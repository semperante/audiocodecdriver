==> flow/design.v <==
module i2cControl             
    ( input  logic           clk,
      input  logic           reset,        
      input  logic           cmdBegin,     
      input  logic           cmdClear,     
      input  logic           cmdBitStart,  
      input  logic           cmdBitWr,     
      input  logic           cmdBitAck,    
      input  logic           cmdBitStop,   
      input  logic [ 7 : 0 ] cmdByteWr,    
      output logic           cmdRdy,       
      output logic [ 7 : 0 ] cmdByteRd,    
      output logic [ 1 : 0 ] cmdErr,       
      output logic           cmdBusy,      
      output logic           cmdWait,      
      input  logic          tickX4,
      output logic          sdatOut,
      output logic          sclkOut,      
      input  logic          sdatFlt,
      input  logic          sclkFlt ); 
   logic sdatEn, sclkEn;
   assign sdatOut = sdatEn;
   assign sclkOut = sclkEn;
   logic sdatChk, sclkChk;  
   logic eql;               
   always_ff @( posedge clk )
      eql <= ( ~sdatChk | ( sdatFlt == sdatEn  ) ) & ( ~sclkChk | ( sclkFlt == sclkEn  ) ); 
   localparam int WATCH_MAX = 10 * 4 * 10;  
   localparam int WATCH_WDT = $clog2( WATCH_MAX );
   logic                       watchAlarm;  
   logic [ WATCH_WDT - 1 : 0 ] watchCnt;    
   logic           bitWait;            
   logic           bitBusy;            
   logic [ 3 : 0 ] bitCnt;             
   logic [ 8 : 0 ] shiftWr, shiftRd ;  
   enum int unsigned { IDLE,
                       START_A, START_B, START_C, START_D, START_E,
                       DATA_A,  DATA_B,  DATA_C,  DATA_D,
                       STOP_A,  STOP_B,  STOP_C,  STOP_D,  STOP_E } state;
   always_ff @( posedge clk, posedge reset )
      if ( reset ) begin
         sdatEn  <= 1'b1;
         sclkEn  <= 1'b1;
         sdatChk <= 1'b0;
         sclkChk <= 1'b0;
         state   <= IDLE;
      end else begin
         if ( cmdClear ) begin
            sdatEn  <= 1'b1;
            sclkEn  <= 1'b1;
            sdatChk <= 1'b0;
            sclkChk <= 1'b0;
            state   <= IDLE;
         end else if ( cmdBegin ) begin
            sdatChk <= 1'b0;
            sclkChk <= 1'b0;
            if ( cmdBitStart & bitWait )
               state <= START_A;  
            else if ( cmdBitStart & ~bitWait )
               state <= START_B;  
            else
               state <= DATA_A;   
         end else if ( watchAlarm ) begin  
            sdatEn  <= 1'b1;
            sclkEn  <= 1'b1;
            sdatChk <= 1'b0;
            sclkChk <= 1'b0;
            state   <= IDLE;
         end else if ( tickX4 & eql ) begin
            case ( state )
               IDLE : begin
                  sdatEn  <= sdatEn;
                  sclkEn  <= sclkEn;
                  sdatChk <= 1'b0;
                  sclkChk <= 1'b0;
                  state   <= IDLE;
               end
               START_A : begin
                  sdatEn  <= 1'b1;
                  sclkEn  <= 1'b0;
                  sdatChk <= 1'b1;
                  sclkChk <= 1'b1;
                  state   <= START_B;
               end
               START_B : begin
                  sdatEn  <= 1'b1;
                  sclkEn  <= 1'b1;
                  sdatChk <= 1'b1;
                  sclkChk <= 1'b1;
                  state   <= START_C;
               end
               START_C : begin
                  sdatEn  <= 1'b0;
                  sclkEn  <= 1'b1;
                  sdatChk <= 1'b1;
                  sclkChk <= 1'b1;
                  state   <= START_D;
               end
               START_D : begin
                  sdatEn  <= 1'b0;
                  sclkEn  <= 1'b1;
                  sdatChk <= 1'b1;
                  sclkChk <= 1'b1;
                  state   <= START_E;
               end
               START_E : begin
                  sdatEn  <= 1'b0;
                  sclkEn  <= 1'b0;
                  sdatChk <= 1'b1;
                  sclkChk <= 1'b1;
                  state   <= DATA_A;
               end
               DATA_A : begin
                  sdatEn  <= shiftWr[ 8 ];
                  sclkEn  <= 1'b0;
                  if ( bitCnt == 4'd8 )  
                     sdatChk <= cmdBitAck;
                  else
                     sdatChk <= cmdBitWr;
                  sclkChk <= 1'b1;
                  state   <= DATA_B;
               end
               DATA_B : begin
                  sdatEn  <= shiftWr[ 8 ];
                  sclkEn  <= 1'b1;
                  if ( bitCnt == 4'd8 )
                     sdatChk <= cmdBitAck;
                  else
                     sdatChk <= cmdBitWr;
                  sclkChk <= 1'b1;
                  state   <= DATA_C;
               end
               DATA_C : begin
                  sdatEn  <= shiftWr[ 8 ];
                  sclkEn  <= 1'b1;
                  if ( bitCnt == 4'd8 )
                     sdatChk <= cmdBitAck;
                  else
                     sdatChk <= cmdBitWr;
                  sclkChk <= 1'b1;
                  state   <= DATA_D;
               end
               DATA_D : begin
                  sdatEn  <= shiftWr[ 8 ];
                  sclkEn  <= 1'b0;
                  sdatChk <= 1'b0;
                  if ( bitCnt == 4'd8 )
                     if ( cmdBitStop ) begin
                        sclkChk <= 1'b1;
                        state   <= STOP_A;
                     end else begin
                        sclkChk <= 1'b0;
                        state   <= IDLE;
                     end
                  else begin
                     sclkChk <= 1'b1;
                     state   <= DATA_A;
                  end
               end
               STOP_A : begin
                  sdatEn  <= 1'b0;
                  sclkEn  <= 1'b0;
                  sdatChk <= 1'b1;
                  sclkChk <= 1'b1;
                  state   <= STOP_B;                  
               end
               STOP_B : begin
                  sdatEn  <= 1'b0;
                  sclkEn  <= 1'b1;
                  sdatChk <= 1'b1;
                  sclkChk <= 1'b1;
                  state   <= STOP_C;   
               end
               STOP_C : begin
                  sdatEn  <= 1'b0;
                  sclkEn  <= 1'b1;
                  sdatChk <= 1'b1;
                  sclkChk <= 1'b1;
                  state   <= STOP_D;   
               end
               STOP_D : begin
                  sdatEn  <= 1'b1;
                  sclkEn  <= 1'b1;
                  sdatChk <= 1'b1;
                  sclkChk <= 1'b1;
                  state   <= STOP_E;   
               end
               STOP_E : begin
                  sdatEn  <= 1'b1;
                  sclkEn  <= 1'b1;
                  sdatChk <= 1'b0;
                  sclkChk <= 1'b0;
                  state   <= IDLE;   
               end
            endcase
         end            
      end
   always_ff @( posedge clk, posedge reset )
      if ( reset ) begin
         watchAlarm <= 1'b0;
         watchCnt   <= '0;
      end else begin
         watchAlarm <= 1'b0;   
         if ( cmdClear | cmdBegin | ~bitBusy )
            watchCnt <= ( WATCH_WDT )'( WATCH_MAX - 1 );  
         else if ( bitBusy & tickX4 )  
            if ( ~|watchCnt ) begin
               watchCnt   <= ( WATCH_WDT )'( WATCH_MAX - 1 ); 
               watchAlarm <= 1'b1;
            end else
               watchCnt   <= watchCnt - 1'd1;                   
      end
   always_ff @( posedge clk, posedge reset )
      if ( reset ) begin
         cmdRdy    <= 1'b0;
         cmdByteRd <= 8'b0;
         cmdErr    <= 2'b00;
         bitBusy   <= 1'b0;
         bitWait   <= 1'b0;
      end else begin
         cmdRdy <= 1'b0;    
         if ( cmdClear ) begin  
            cmdRdy    <= 1'b0;
            cmdByteRd <= 8'b0;
            cmdErr    <= 2'b00;
            bitBusy   <= 1'b0;
            bitWait   <= 1'b0;
         end else if ( cmdBegin ) begin  
            bitBusy <= 1'b1;
         end else if ( watchAlarm ) begin  
            cmdRdy    <= 1'b1;
            cmdByteRd <= 8'b0;
            cmdErr    <= 2'b10;  
            bitBusy   <= 1'b0;
            bitWait   <= 1'b1;
         end else if ( tickX4 & eql ) begin
            if ( state == DATA_D && bitCnt == 4'd8 && ~cmdBitStop ) begin  
               cmdRdy <= 1'b1;
               if ( ~cmdBitWr )  
                  cmdByteRd <= shiftRd[ 8 : 1 ];
               else
                  cmdByteRd <= 8'b0;
               if ( cmdBitWr )
                  cmdErr <= { 1'b0, shiftRd[ 0 ] };  
               else
                  cmdErr <= 2'b00;
               bitBusy <= 1'b0;
               bitWait <= 1'b1;  
            end
            if ( state == STOP_E ) begin  
               cmdRdy <= 1'b1;
               if ( ~cmdBitWr )
                  cmdByteRd <= shiftRd[ 8 : 1 ];
               else
                  cmdByteRd <= 8'b0;
               if ( cmdBitWr )
                  cmdErr <= { 1'b0, shiftRd[ 0 ] };  
               else
                  cmdErr <= 2'b00;
               bitBusy <= 1'b0;
               bitWait <= 1'b0;
            end
         end
      end
   always_ff @( posedge clk )
      if ( cmdBegin ) begin  
         bitCnt <= 4'b0;
         if ( cmdBitWr )
            shiftWr <= { cmdByteWr, ~cmdBitAck };
         else  
            shiftWr <= { 8'hff, ~cmdBitAck };
      end else if ( tickX4 & eql ) begin 
         if ( state == DATA_C ) begin  
            shiftRd <= { shiftRd[ 7 : 0 ], sdatFlt };
         end
         if ( state == DATA_D ) begin  
            shiftWr <= { shiftWr[ 7 : 0 ], 1'b0 };
            bitCnt  <= bitCnt + 4'd1;
         end
      end
   assign cmdBusy = bitBusy;
   assign cmdWait = bitWait;  
endmodule
======== Tool chain data of i2cControl ========
Tool output for the design above, in the order of the flow.
Lines are those of the file above, counted from 1.
Operators: Yosys type, input widths -> output width; for muxes data width and select width s.
Library cell names are shortened.
Not given: -
set-up
  top module .............................. i2cControl
  clock input ............................. clk
  standard-cell library ................... sky130hd
  corner .................................. tt_025C_1v80

======== After elaboration ========
Source: Yosys, flattened and elaborated, memories not mapped. Widths are those after wreduce. Registers that Yosys merges into a memory's read port (data or address) are not register bits. Print and check cells do not count. Equal cells are merged and count once.
operators by class
  multiplexer cells ....................... 74
  eq/ne operators ......................... 18
  bitwise gates (word level) .............. 16
  reductions and logical operators ........ 36
  $add $sub $neg .......................... 2
operators by type and width
  cell                 count
  $pmux 32 s14         1
  $eq 32x4->1 const B  7
  $eq 32x3->1 const B  4
  $mux 32              4
  $eq 32x2->1 const B  2
  $mux 9               7
  $mux 8               7
  $mux 1               41
  $eq 32x1->1 const B  1
  $logic_not 32->1     1
  $reduce_or 9->1      3
  $reduce_bool 17->1   1
  $reduce_or 12->1     1
  $reduce_and 2->1     6
  $reduce_and 3->1     4
  $reduce_bool 4->1    3
  $mux 2               6
  $reduce_bool 5->1    2
  $sub 9x1->9 const B  1
  $pmux 1 s3           3
  $reduce_or 4->1      2
  $reduce_bool 8->1    1
  $mux 4               2
  $not 1->1            7
  $reduce_bool 2->1    3
  $reduce_or 3->1      2
  $reduce_bool 6->1    1
  $reduce_or 6->1      1
Not listed: further kinds 12, cells in them 22.
bit counts
  flip-flop bits (word level) ............. 82

======== Logic depth ========
Depth = most cells in a row (Yosys ltp): at word level without a register or memory, in the mapped netlist without a sequential cell, where the memories' decode and read muxes count.
logic depth
  word-level depth ........................ 9
  ABC_AREA ................................ 0
  depth in mapped cells ................... 6
  gate-level depth less buffers ........... 6

======== Mapped cells and area ========
Source: synth_stat.txt of the flow (Yosys; design flattened, memories mapped). It holds for the ABC_AREA given above (unset counts as 0); a run with the other value may have another netlist.
cell types
  cell type  count  total area (um2)
  dfrtp_1    39     975.936
  edfxtp_1   18     540.518
  nand2_1    41     153.898
  dfxtp_1    5      100.096
  xor2_1     11     96.342
  a21oi_1    18     90.086
  dfstp_2    3      78.826
  nor2_1     19     71.318
  a22o_1     8      70.067
  o22a_1     7      61.309
  ha_1       3      37.536
  nand3_1    7      35.034
  clkbuf_1   8      30.029
  nor3_1     6      30.029
  inv_1      7      26.275
  o21ai_0    5      25.024
  nand3b_1   3      22.522
  o21a_1     3      22.522
Not listed: further types 34, cells in them 51.
synthesis totals
  cells in the netlist .................... 262
  flip-flops .............................. 65
  mapped area ............................. 2877.8 um2
  buffer cells ............................ 10

======== Path before layout ========
OpenSTA on the mapped netlist: ideal clock, no wires. The path of least setup slack (recovery checks aside). Input and output delay are each 20% of the period. Register names are those of the netlist, which keeps one name where synthesis merged equal registers.
timing post-synthesis
  path kind ............................... input to register
  from .................................... input port tickX4
  to ...................................... register shiftRd[0]
  path slack .............................. 1.265 ns
  period .................................. 3.75 ns
  launch time at the first pin ............ 0.750 ns
  stages .................................. 4
  data arrival time ....................... 2.096 ns
  library setup time ...................... 0.389 ns
  input delay ............................. 0.750 ns
  path delay .............................. 1.735 ns
  period reached after synthesis .......... 2.485 ns
"path delay" = arrival - input delay + setup time.
"stages": output pins that drive a net of the path, with the launching flip-flop's if there is one; two outputs of one cell count as two.
"period reached after synthesis" is the clock period less the worst setup slack; recovery checks do not enter. This is arithmetic on one report: input and output delays are still those of the set period (20% each).
The rows between start and end are the longest chain of elaborated cells between them; the timing report does not say that the signal goes this way. Where chains are equally long, one stands for them.
Each line given opens the expression or statement behind the cell; cells for indexed reads and writes are added by Yosys, which also makes memories of some case tables.
between the ends, post-synthesis
  cell sequence ........................... buf_2 -> nand2_1 -> clkbuf_1 -> nor3b_1
  length of the longest elaborated chain .. 2
  elaborated cells between the ends (all ways) .. 2
  classes of those cells .................. 1 x logic; 1 x reduce/logical
RTL lines, path post-synthesis
  element             line  RTL
  start: declaration  16    input  logic          tickX4,
  $and 1x1->1         272   end else if ( tickX4 & eql ) begin
  $reduce_and 3->1    -
  end: assignment     274   shiftRd <= { shiftRd[ 7 : 0 ], sdatFlt };
  end: declaration    35    logic [ 8 : 0 ] shiftWr, shiftRd ;

======== Path in the finished layout ========
From the final timing report of run A: the path of least setup slack in the routed layout; clock arrival at registers is part of the times.
timing post-layout
  path kind ............................... register to register
  from .................................... register state
  to ...................................... register sclkChk
  stages .................................. 5
  launch time at the first pin ............ 0.35 ns
  library setup time ...................... 0.11 ns
  period .................................. 1.39 ns
  data arrival time ....................... 1.84 ns
  path slack .............................. -0.21 ns
Where an end lacks its bit number, it is one bit of the signal, or one of the new flip-flops if synthesis recoded a state register.
A register here has more assigning lines than the two given.
between the ends, post-layout
  cell sequence ........................... dfrtp_1 -> nor4_4 -> nand4_2 -> o41a_1 -> o221a_1
RTL lines, path post-layout
  element             line  RTL
  start: declaration  39    STOP_A,  STOP_B,  STOP_C,  STOP_D,  STOP_E } state;
  start: assignment   46    state   <= IDLE;
  start: assignment   53    state   <= IDLE;
  end: assignment     45    sclkChk <= 1'b0;
  end: assignment     52    sclkChk <= 1'b0;
  end: declaration    24    logic sdatChk, sclkChk;
No chain of elaborated cells between the ends is given.

FLOW RESULTS
============

Settings and measured results of 2 stored flow runs for module i2cControl (sky130hd), not sorted in any way. The constraints put input and output delay at 20% of the set period each and load the outputs with 0.01 pF.
"achieved clock period (ns)" is the run's clock period less its worst setup slack. It is reckoned from that one timing run; input and output delays stay at 20% of the period that was set.
By "worst setup path time (ns)" is meant the share of the clock period that the worst setup path is allowed (20% is reserved at inputs, 20% at outputs), minus its slack. Clock arrival times at its registers enter into it.
By "finish__power__total" is meant OpenSTA's value without simulated activity: inputs other than the clock are taken to toggle once in ten clock periods, and the tool carries that through the logic.

Flow files of run A
==> flow/run.sh <==
#!/bin/bash
# the make line also repeats the synthesis and layout settings of config.mk as NAME=value (left out here)
make -C /OpenROAD-flow-scripts/flow DESIGN_CONFIG=/design/flow/config.mk WORK_HOME=/design/flow/orfs CLKGATE_MAP_FILE= finish
==> flow/config.mk <==
export PLATFORM = sky130hd
export DESIGN_NAME = i2cControl
export DESIGN_NICKNAME = i2cControl
export VERILOG_FILES = /design/flow/design.v
export SDC_FILE = /design/flow/constraint.sdc
export NUM_CORES = 4
export LEC_CHECK = 0
export CAP_MARGIN = 20
export CORE_MARGIN = 2
export CORE_UTILIZATION = 40
export SLEW_MARGIN = 20
==> flow/constraint.sdc <==
create_clock -name core_clock -period 1.39 [get_ports {clk}]
set_input_delay 0.2780 -clock core_clock [delete_from_list [all_inputs] [get_ports {clk}]]
set_output_delay 0.2780 -clock core_clock [all_outputs]
set_load 0.01 [all_outputs]

report of run A
yosys chip area after synthesis (um^2): 2877.8
finish__design__die__area: 7889.0
finish__design__instance__area__stdcell: 4194.0
finish__design__instance__utilization: 0.6106
finish__timing__setup__ws: -0.214
finish__timing__setup__tns: -1.393
finish__timing__hold__ws: 0.292
finish__power__total: 4.150e-03
achieved clock period (ns): 1.604
worst setup path time (ns): 1.60
worst setup path kind: register to register

Flow files of run B
==> flow/run.sh <==
#!/bin/bash
# the make line also repeats the synthesis and layout settings of config.mk as NAME=value (left out here)
make -C /OpenROAD-flow-scripts/flow DESIGN_CONFIG=/design/flow/config.mk WORK_HOME=/design/flow/orfs CLKGATE_MAP_FILE= finish
==> flow/config.mk <==
export PLATFORM = sky130hd
export DESIGN_NAME = i2cControl
export DESIGN_NICKNAME = i2cControl
export VERILOG_FILES = /design/flow/design.v
export SDC_FILE = /design/flow/constraint.sdc
export NUM_CORES = 4
export LEC_CHECK = 0
export CAP_MARGIN = 5
export CELL_PAD_IN_SITES_GLOBAL_PLACEMENT = 2
export CORE_MARGIN = 10
export CORE_UTILIZATION = 64
export CTS_CLUSTER_DIAMETER = 109
export CTS_CLUSTER_SIZE = 18
export GPL_ROUTABILITY_DRIVEN = 0
export GPL_TIMING_DRIVEN = 0
export PLACE_DENSITY_LB_ADDON = 0.21
export SETUP_SLACK_MARGIN = -0.15
export SLEW_MARGIN = 20
==> flow/constraint.sdc <==
create_clock -name core_clock -period 2.04 [get_ports {clk}]
set_input_delay 0.4080 -clock core_clock [delete_from_list [all_inputs] [get_ports {clk}]]
set_output_delay 0.4080 -clock core_clock [all_outputs]
set_load 0.01 [all_outputs]

report of run B: did not finish, place, FLW-0024
