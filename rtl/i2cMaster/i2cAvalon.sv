==> flow/design.v <==
module i2cAvalon             
    ( input  logic           clk,
      input  logic           reset,        
      input  logic [ 1 : 0 ] avsAdr,
      input  logic           avsWr,
      input  logic [ 7 : 0 ] avsWrData,
      input  logic           avsRd,
      output logic [ 7 : 0 ] avsRdData,
      output logic           insIrq,
      output logic           cmdBegin,     
      output logic           cmdClear,     
      output logic           cmdBitStart,  
      output logic           cmdBitWr,     
      output logic           cmdBitAck,    
      output logic           cmdBitStop,   
      output logic [ 7 : 0 ] cmdByteWr,    
      input  logic           cmdRdy,       
      input  logic [ 7 : 0 ] cmdByteRd,    
      input  logic [ 1 : 0 ] cmdErr,       
      input  logic           cmdBusy,      
      input  logic           cmdWait );    
   logic rmapModEn;
   logic rmapIrqEn;
   logic rmapIrqBit;
   always_ff @( posedge clk, posedge reset )
      if ( reset ) begin    
         avsRdData  <= 8'b0;
         cmdBegin   <= 1'b0;
         cmdClear   <= 1'b0;  
         cmdByteWr  <= 8'b0;         
         rmapModEn  <= 1'b0;
         rmapIrqEn  <= 1'b0; 
         rmapIrqBit <= 1'b0;
      end else begin   
         cmdBegin <= 1'b0;
         cmdClear <= 1'b0;  
         if ( cmdRdy )
            rmapIrqBit <= 1'b1;
         if ( avsWr ) begin
            case ( avsAdr )
               2'd0 : begin
                  if ( avsWrData[ 0 ] ) begin  
                     cmdClear   <= 1'b1;  
                     cmdByteWr  <= 8'b0;
                     rmapModEn  <= 1'b0;
                     rmapIrqEn  <= 1'b0;
                     rmapIrqBit <= 1'b0;
                  end else begin
                     rmapModEn <= avsWrData[ 7 ];
                     if ( ~avsWrData[ 7 ] ) begin
                        cmdClear   <= 1'b1;  
                        rmapIrqBit <= 1'b0;
                     end
                     rmapIrqEn <= avsWrData[ 6 ];
                  end 
               end
               2'd1 : begin
                  rmapIrqBit <= avsWrData[ 0 ];
               end
               2'd2 : begin
                  cmdByteWr <= avsWrData;
               end
               default : begin  
                  if ( rmapModEn ) begin
                     cmdBegin <= 1'b1;  
                  end
                  rmapIrqBit <= 1'b0;
               end
            endcase
         end  
         if ( avsRd ) begin
            case ( avsAdr )
               2'd0 : begin
                  avsRdData <= { rmapModEn, rmapIrqEn, 6'b0 };
               end
               2'd1 : begin
                  avsRdData <= { 7'b0, rmapIrqBit };
               end
               2'd2 : begin
                  avsRdData <= cmdByteRd;
               end
               default : begin  
                  avsRdData <= { cmdBusy, cmdWait, 4'b0, cmdErr };
               end
            endcase
         end  
      end
   always_ff @( posedge clk )  
      if ( avsWr && avsAdr == 2'd3 ) begin
         cmdBitStart <= avsWrData[ 7 ];
         cmdBitWr    <= avsWrData[ 6 ];
         cmdBitAck   <= avsWrData[ 5 ];
         cmdBitStop  <= avsWrData[ 4 ];
      end
   assign insIrq = ( rmapModEn & rmapIrqEn ) ? rmapIrqBit : 1'b0;
endmodule
# Step by step through the tools: i2cAvalon
# The steps from the RTL of i2cAvalon to its reports follow in flow order.
# Lines are those of the file above, counted from 1.
# Operators: Yosys type, input widths -> output width; for muxes data width and select width s.
# Cell names lack the library's common part.
# Not given: --
# setup
top,i2cAvalon
clock,clk
library,sky130hd
corner,tt_025C_1v80

# Word level
# Source: Yosys, flattened and elaborated, memories not mapped. Widths are those after wreduce. Registers that Yosys merges into a memory's read port (data or address) are not register bits. Print and check cells do not count. Equal cells are merged and count once.
# op_classes
eq_ne,4
n_mux,18
logic,1
reduce_and_logical,6
# ops
cell,n
$pmux 8 s3,1
$pmux 8 s2,1
$mux 1,14
$mux 8,1
$eq 2x2->1 const B,2
$reduce_and 3->1,1
$reduce_or 3->1,1
$pmux 1 s3,1
$eq 2x1->1 const B,1
$ne 2x2->1 const B,1
$logic_not 2->1,1
$reduce_and 2->1,1
$reduce_bool 2->1,1
$and 1x1->1,1
$logic_and 1x1->1,1
# bits
ff_bits,25
inputBits,27
output_inout_bits,23
elab_cells,40

# Depth
# Longest topological path by Yosys (ltp), each cell counted once; first at word level (registers and memories cut), then after technology mapping (sequential cells cut; the memories' decode and read muxes count).
# depth
ltp_word,5
abc_area,0
depth_mapped,4
ltp_nobuf,3

# Netlist
# Source: synth_stat.txt of the flow (Yosys; design flattened, memories mapped). It holds for the ABC_AREA given above (unset counts as 0); a run with the other value may have another netlist.
# Totals and module areas in this step are rounded.
# by_type
type,n,area_total_um2
dfrtp_1,21,525.504
edfxtp_1,4,120.115
a22o_1,8,70.067
mux2_2,4,45.043
o22ai_1,5,31.28
nand2_1,7,26.275
nor2b_1,4,25.024
inv_1,6,22.522
a22oi_1,2,15.014
buf_2,3,15.014
mux2_4,1,15.014
nor2_1,4,15.014
and2_1,2,12.512
and3_1,2,12.512
buf_6,1,11.261
a21oi_1,2,10.01
mux2i_1,1,10.01
o21ai_0,2,10.01
# Not listed: further types 8, cells in them 8.
# synth_totals
cells,87
synth_area_um2,1045
seq_area_um2,645.6
ff_cells,25
buf_cells,5

# Worst setup path after synthesis
# Path of least setup slack by OpenSTA after synthesis, without wires, with an ideal clock, recovery checks aside; 20% of the period is set as input and as output delay. Where synthesis merged equal registers, the netlist keeps one of their names.
# synth_timing
path_type,input to register
startpoint,in avsAdr[0]
endpoint,reg avsRdData[6]
period_ps,1090
input_delay_ps,218
setup_time_ps,126
t_first_pin_ps,218
arrival_ps,862
required_ps,964
path_slack_ps,102
path_delay_ps,770
path_stages,4
n_path_buf,1
period_less_setup_slack_ps,988
# "path_delay_ps" is the arrival time less input delay plus setup time.
# "path_stages" counts driving pins, that of a launching flip-flop among them; a cell with two outputs on the path counts twice.
# "period_less_setup_slack_ps" = period - worst setup slack (recovery checks aside). The figure is calculated, with input and output delays left at 20% of the set period.
# The rows between start and end are the longest chain of elaborated cells between them; the timing report does not say that the signal goes this way. Where chains are equally long, one stands for them.
# Each line given opens the expression or statement behind the cell; cells for indexed reads and writes are added by Yosys, which also makes memories of some case tables.
# A register here has more assigning lines than the two given.
# synth_via
path_cell_list,buf_6 -> mux2_4 -> a22oi_1 -> a21oi_1
elab_chain_len,2
cone_cells,4
classes_between,eq/ne: 2; mux: 1; reduce/logical: 1
# synth_lines
item,line_no,source
"start, declared",4,"input  logic [ 1 : 0 ] avsAdr,"
$eq 2x2->1,72,case ( avsAdr )
$pmux 8 s3,72,
"end, assigned",74,"avsRdData <= { rmapModEn, rmapIrqEn, 6'b0 };"
"end, assigned",77,"avsRdData <= { 7'b0, rmapIrqBit };"
"end, declared",8,"output logic [ 7 : 0 ] avsRdData,"

# Timing after layout
# From the final timing report of flow run 2: the path of least setup slack in the routed layout; clock arrival at registers is part of the times.
# The report prints the path's times to 10 ps; the period is as set.
# layout_timing
path_type,register to output
startpoint,reg rmapIrqBit
endpoint,out insIrq
period_ps,1180
out_delay_ps,240
t_first_pin_ps,270
arrival_ps,970
required_ps,940
path_slack_ps,-30
path_stages,3
n_path_buf,1
# The rows between start and end are the longest chain of elaborated cells between them; the timing report does not say that the signal goes this way. Where chains are equally long, one stands for them.
# A register here has more assigning lines than the two given.
# layout_via
path_cell_list,dfrtp_1 -> and3_4 -> buf_6
elab_chain_len,1
cone_cells,1
lines_between,1
classes_between,mux: 1
# layout_lines
item,line_no,source
"start, declared",24,logic rmapIrqBit;
"start, assigned",33,rmapIrqBit <= 1'b0;
"start, assigned",58,rmapIrqBit <= avsWrData[ 0 ];
$mux 1,95,assign insIrq = ( rmapModEn & rmapIrqEn ) ? rmapIrqBit : 1'b0;
"end, declared",9,"output logic           insIrq,"

Wiki page: i2cAvalon / flow data

Measured data: module i2cAvalon, platform sky130hd, 2 stored runs of the flow under differing settings, order arbitrary. Input and output delays are each 20% of the period that was set; the output load is 0.01 pF.
"period_less_ws_ps" is the run's clock period less its worst setup slack. It is reckoned from that one timing run; input and output delays stay at 20% of the period that was set.
"worstPathTime_ps" means the part of the period allowed to the worst setup path (the constraints hold back 20% at inputs and 20% at outputs) less its slack; where the path has registers, the arrival times of their clocks count too.
By "power.total_w" is meant OpenSTA's value without simulated activity: inputs other than the clock are taken to toggle once in ten clock periods, and the tool carries that through the logic.
"worstPathTime_ps" is given in steps of 10 ps.
The measured numbers are rounded.

Flow run 1, flow files:
==> flow/run.sh <==
#!/bin/bash
# the make line also repeats the synthesis and layout settings of config.mk as NAME=value (left out here)
make -C /OpenROAD-flow-scripts/flow DESIGN_CONFIG=/design/flow/config.mk WORK_HOME=/design/flow/orfs CLKGATE_MAP_FILE= finish
==> flow/config.mk <==
export PLATFORM = sky130hd
export DESIGN_NAME = i2cAvalon
export DESIGN_NICKNAME = i2cAvalon
export VERILOG_FILES = /design/flow/design.v
export SDC_FILE = /design/flow/constraint.sdc
export NUM_CORES = 4
export LEC_CHECK = 0
export ABC_AREA = 0
export CAP_MARGIN = 35
export CELL_PAD_IN_SITES_DETAIL_PLACEMENT = 1
export CORE_MARGIN = 8
export CORE_UTILIZATION = 68
export GPL_ROUTABILITY_DRIVEN = 1
export GPL_TIMING_DRIVEN = 1
export MIN_ROUTING_LAYER = met1
export PLACE_DENSITY = 0.6
export SLEW_MARGIN = 20
export TNS_END_PERCENT = 45
==> flow/constraint.sdc <==
create_clock -name core_clock -period 1.09 [get_ports {clk}]
set_input_delay 0.2180 -clock core_clock [delete_from_list [all_inputs] [get_ports {clk}]]
set_output_delay 0.2180 -clock core_clock [all_outputs]
set_load 0.01 [all_outputs]

Flow run 1: unfinished; error GPL-0301 in placement

Flow run 2, flow files:
==> flow/run.sh <==
#!/bin/bash
# the make line also repeats the synthesis and layout settings of config.mk as NAME=value (left out here)
make -C /OpenROAD-flow-scripts/flow DESIGN_CONFIG=/design/flow/config.mk WORK_HOME=/design/flow/orfs CLKGATE_MAP_FILE= finish
==> flow/config.mk <==
export PLATFORM = sky130hd
export DESIGN_NAME = i2cAvalon
export DESIGN_NICKNAME = i2cAvalon
export VERILOG_FILES = /design/flow/design.v
export SDC_FILE = /design/flow/constraint.sdc
export NUM_CORES = 4
export LEC_CHECK = 0
export CAP_MARGIN = 20
export CORE_MARGIN = 2
export CORE_UTILIZATION = 21
export SLEW_MARGIN = 20
==> flow/constraint.sdc <==
create_clock -name core_clock -period 1.18 [get_ports {clk}]
set_input_delay 0.2360 -clock core_clock [delete_from_list [all_inputs] [get_ports {clk}]]
set_output_delay 0.2360 -clock core_clock [all_outputs]
set_load 0.01 [all_outputs]

==> results of flow run 2, as CSV <==
result,value
finish.utilization_pct,37.6
timing.setup.ws_ps,-26
final_cell_area_um2,1785
total_die_area_um2,5555
period_less_ws_ps,1206
power.total_w,0.001983
worstPathTime_ps,970
path_kind,"register to output"
synthesis_area_um2,1045
tns_setup_ps,-26
