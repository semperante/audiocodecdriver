==> flow/design.v <==
module acAvalon             
    ( input  logic            clk,
      input  logic            reset,        
      input  logic [ 1  : 0 ] avsAdr,
      input  logic            avsWr,
      input  logic [ 15 : 0 ] avsWrData,
      input  logic            avsRd,
      output logic [ 15 : 0 ] avsRdData,
      output logic            cmdModEn,     
      output logic            cmdMute,      
      output logic [ 3  : 0 ] cmdDacSrcL,   
      output logic [ 3  : 0 ] cmdDacSrcR,   
      output logic [ 15 : 0 ] cmdFrqL,      
      output logic [ 15 : 0 ] cmdFrqR );    
   logic [ 3 : 0 ] ser2parL, ser2parR;
   logic [ 2 : 0 ] par2serL, par2serR;
   always_ff @( posedge clk, posedge reset )
      if ( reset ) begin
         avsRdData    <= 16'b0;
         cmdModEn     <= 1'b0;
         cmdMute      <= 1'b0;
         cmdDacSrcL   <= 4'b0;
         cmdDacSrcR   <= 4'b0;
         cmdFrqL      <= 16'b0;         
         cmdFrqR      <= 16'b0;
      end else begin
         if ( avsWr ) begin
            case ( avsAdr )
               2'd0 : begin
                  if ( avsWrData[ 0 ] ) begin  
                     cmdModEn   <= 1'b0;
                     cmdMute    <= 1'b0;
                     cmdDacSrcL <= 4'b0;
                     cmdDacSrcR <= 4'b0;
                     cmdFrqL    <= 16'b0;
                     cmdFrqR    <= 16'b0;
                  end else begin
                     cmdModEn <= avsWrData[ 15 ];                 
                     cmdMute  <= avsWrData[ 14 ];
                  end
               end
               2'd1 : begin
                  cmdDacSrcL <= ser2parL;
                  cmdDacSrcR <= ser2parR;
               end
               2'd2 : begin
                  cmdFrqL <= avsWrData;               
               end
               default : begin
                  cmdFrqR <= avsWrData;               
               end
            endcase
         end  
         if ( avsRd ) begin
            case ( avsAdr )
               2'd0    :
                  avsRdData <= { cmdModEn, cmdMute, 14'b0 };
               2'd1    :
                  avsRdData <= { 9'b0, par2serR, 1'b0, par2serL };
               2'd2    :
                  avsRdData <= cmdFrqL;
               default :
                  avsRdData <= cmdFrqR;
            endcase
         end  
      end      
   always_comb begin
      ser2parL = 4'b0000;
      for ( int i = 4; i > 0; i-- )
         if ( avsWrData[ 2 : 0 ] == i )
            ser2parL[ i - 1 ] = 1'b1;
      ser2parR = 4'b0000;
      for ( int i = 4; i > 0; i-- )
         if ( avsWrData[ 6 : 4 ] == i )
            ser2parR[ i - 1 ] = 1'b1;
      par2serL = 3'b000;
      for ( int i = 4; i > 0; i-- )
         if ( cmdDacSrcL[ i - 1 ] )
            par2serL = ( 3 )'( i );
      par2serR = 3'b000;
      for ( int i = 4; i > 0; i-- )
         if ( cmdDacSrcR[ i - 1 ] )
            par2serR = ( 3 )'( i );
   end     
endmodule
Step by step through the tools: acAvalon
What the tools print for acAvalon, step after step. Lines are those of the file above, counted from 1. Library cell names are shortened. The mark n/a stands for no value.

Top: acAvalon. Clock port: clk. Standard-cell library: sky130hd. Library corner: tt_025C_1v80.

Elaborated design
Source: Yosys, flattened and elaborated, memories not mapped. Widths are those after wreduce. Registers that Yosys merges into a memory's read port (data or address) are not register bits. Print and check cells do not count. Equal cells are merged and count once.

The entry for word width x clocked read ports reads 0. Output and inout port bits: 58. The figure for register bits after elaboration is 58. For input bits the number is 22. For memory cells the number is 0. The figure for bits in latches is 0. Bits in writable memories: 0. The entry for ROM bits reads 0. Elaborated cells: 52.

Bitwise logic cells: 1. Divide/modulo/power cells: 0. The figure for shifts and indexed selects is 0. The figure for multiply operators is 0. The entry for equality and inequality tests reads 11. The entry for order comparisons reads 0. The figure for mux-type cells is 25. Add/subtract/negate cells: 0. For reductions and logical operators the number is 8.

Operators with widths (count): 16-bit parallel mux with 2-bit select (2); 16-bit parallel mux with 3-bit select (1); 3-bit two-way mux (8); 16-bit two-way mux (1); 4-bit parallel mux with 2-bit select (2); 3-bit by 2-bit equality test with 1-bit output (second input constant) (4); 1-bit two-way mux (10); 3-bit AND reduction (3); 3-bit by 1-bit equality test with 1-bit output (second input constant) (2); 3-bit equality test (second input constant) (2); 2-bit nonzero test (2); 4-bit two-way mux (1); 2-bit by 1-bit equality test with 1-bit output (second input constant) (1); 2-bit equality test (second input constant) (1); 2-bit != test (second input constant) (1); 2-bit zero test (1); 2-bit AND reduction (1); 2-bit OR reduction (1); 1-bit NOT (1).

Depth
Depth = most cells in a row (Yosys ltp): at word level without a register or memory, in the mapped netlist without a sequential cell, where the memories' decode and read muxes count.

For depth after elaboration the number is 5. ABC_AREA: 1. For mapped depth the number is 9. For depth with buffers taken out the number is 8.

Mapped cells and area
Source: synth_stat.txt of the flow (Yosys; design flattened, memories mapped). It holds for the ABC_AREA given above (unset counts as 0); a run with the other value may have another netlist. Totals and module areas in this step are rounded.

Mapped area: 2700 µm². For flip-flop cells the number is 58. The figure for cells in the netlist is 342. For area of sequential cells the number is 1500 µm². Under buffers stands 14.

Cell types: dfrtp_1 (count 58, area in all 1.45E+03 µm²); nand2_1 (count 142, area in all 533.011 µm²); nand3_1 (count 34, area in all 170.163 µm²); a21oi_1 (count 23, area in all 115.11 µm²); nor2_1 (count 28, area in all 105.101 µm²); inv_1 (count 15, area in all 56.304 µm²); ha_1 (count 4, area in all 50.048 µm²); buf_2 (count 5, area in all 25.024 µm²); nand4_1 (count 4, area in all 25.024 µm²); o21ai_0 (count 5, area in all 25.024 µm²); buf_4 (count 3, area in all 22.522 µm²); nor2_4 (count 2, area in all 22.522 µm²); nor3_1 (count 4, area in all 20.019 µm²); clkbuf_1 (count 5, area in all 18.768 µm²); o211ai_1 (count 2, area in all 15.014 µm²); nand2_2 (count 2, area in all 12.512 µm²); a21boi_2 (count 1, area in all 11.261 µm²); buf_6 (count 1, area in all 11.261 µm²).

Other cell types: 3; their cells: 4.

Timing after synthesis
Source: OpenSTA report_checks on the synthesized netlist (no wires, ideal clock, input and output delay 20% of the period each), path of least setup slack; recovery checks are left aside. Register names are those of the netlist, which keeps one name where synthesis merged equal registers.

Path kind: input port to flip-flop. From: input port avsAdr[0]. To: register cmdFrqR[10]. The entry for setup time reads 118 ps. Under period stands 1850 ps. For time at the first pin the number is 370 ps. The figure for input delay is 370 ps. Data arrival time: 1287 ps. For setup slack the number is 445 ps. For required time the number is 1732 ps. Under delay of the path stands 1035 ps. Stages: 8. Under path buffers stands 2. Synthesis period reached: 1405 ps.

"delay of the path" = arrival - input delay + setup time. "stages" counts driving pins, that of a launching flip-flop among them; a cell with two outputs on the path counts twice. "synthesis period reached" = period - worst setup slack (recovery checks aside). The figure is calculated, with input and output delays left at 20% of the set period. Between the ends stands the longest chain of elaborated cells between them, by number of cells; it is not shown to be the way that was timed. Of several equally long chains one is given. Each line given opens the expression or statement behind the cell; cells for indexed reads and writes are added by Yosys, which also makes memories of some case tables. A register here has more assigning lines than the two given.

Cells stage by stage: inv_1 > ha_1 > a21boi_2 > buf_4 > nand2_4 > buf_6 > nand2_1 > nand2_1. Under length of the longest elaborated chain stands 4. The entry for elaborated cells between the ends (all ways) reads 8. Those cells by class: 3 x eq/ne; 1 x mux; 1 x logic; 3 x reduce/logical.

RTL lines, path post-synthesis: start: declaration (RTL line 4) `input  logic [ 1  : 0 ] avsAdr,`; 2-bit equality test (RTL line 28) `case ( avsAdr )`; 2-bit OR reduction; 1-bit NOT; 3-bit AND reduction; end: assignment (RTL line 25) `cmdFrqR      <= 16'b0;`; end: assignment (RTL line 50) `cmdFrqR <= avsWrData;`; end: declaration (RTL line 14) `output logic [ 15 : 0 ] cmdFrqR );`.

Timing after layout
Path of least setup slack in the final report of record 1 (OpenROAD, finished layout, wires in). Where an end is a register, its clock arrival counts in the times. The path's times are printed in steps of 10 ps; the period is the one set.

Path kind: flip-flop to output port. From: register cmdDacSrcL[0]. To: output port cmdDacSrcL[0]. Under path buffers stands 1. Stages: 2. For time at the first pin the number is 330 ps. Data arrival time: 1320 ps. For external output delay the number is 390 ps. For required time the number is 1570 ps. For setup slack the number is 250 ps. Under period stands 1960 ps.

A register here has more assigning lines than the two given.

Cells stage by stage: dfrtp_1 > clkdlybuf4s50_1. Under length of the longest elaborated chain stands 0. The entry for elaborated cells between the ends (all ways) reads 0. Source lines of those cells: 0.

RTL lines, path post-layout: start: declaration (RTL line 11) `output logic [ 3  : 0 ] cmdDacSrcL,`; start: assignment (RTL line 22) `cmdDacSrcL   <= 4'b0;`; start: assignment (RTL line 43) `cmdDacSrcL <= ser2parL;`; end: declaration (RTL line 11).

Memo
Re: implementation data of acAvalon

Measured data: module acAvalon, platform sky130hd, 2 stored runs of the flow under differing settings, order arbitrary. Input and output delays are each 20% of the period that was set; the output load is 0.01 pF. "worst path time" = time allowed to the worst setup path (clock period - input delay - output delay, where it has them) - its slack; a late launch clock adds to it, a late capture clock takes from it. "worst path time" is given in steps of 10 ps. Results are given in rounded form.

Record 1 has these settings: period_ns 1.96; CORE_UTILIZATION 39; SETUP_SLACK_MARGIN -0.19; PLACE_DENSITY 0.49; CORE_MARGIN 8; CELL_PAD_IN_SITES_GLOBAL_PLACEMENT 2; TNS_END_PERCENT 75; ABC_AREA 1; CTS_CLUSTER_DIAMETER 128; CAP_MARGIN 0; SLEW_MARGIN 20. The standard-cell area after layout stands at 4,000 µm². The summed negative setup slack comes to 0 ps. For the post-synthesis cell area the run shows 2,700 µm². The measured worst path time is 1,320 ps. Worst setup path kind: flip-flop to output port. The worst setup slack after layout stands at 250 ps. The die outline area comes to 9,900 µm². For the utilization after routing the run shows 59%.

Record 2 has these settings: period_ns 1.18; CAP_MARGIN 20; CORE_MARGIN 2; CORE_UTILIZATION 40; SLEW_MARGIN 20. The standard-cell area after layout stands at 4,400 µm². The summed negative setup slack comes to 0 ps. For the post-synthesis cell area the run shows 2,700 µm². The measured worst path time is 930 ps. Worst setup path kind: input port to flip-flop. The worst setup slack after layout stands at 17 ps. The die outline area comes to 7,500 µm². For the utilization after routing the run shows 66%.
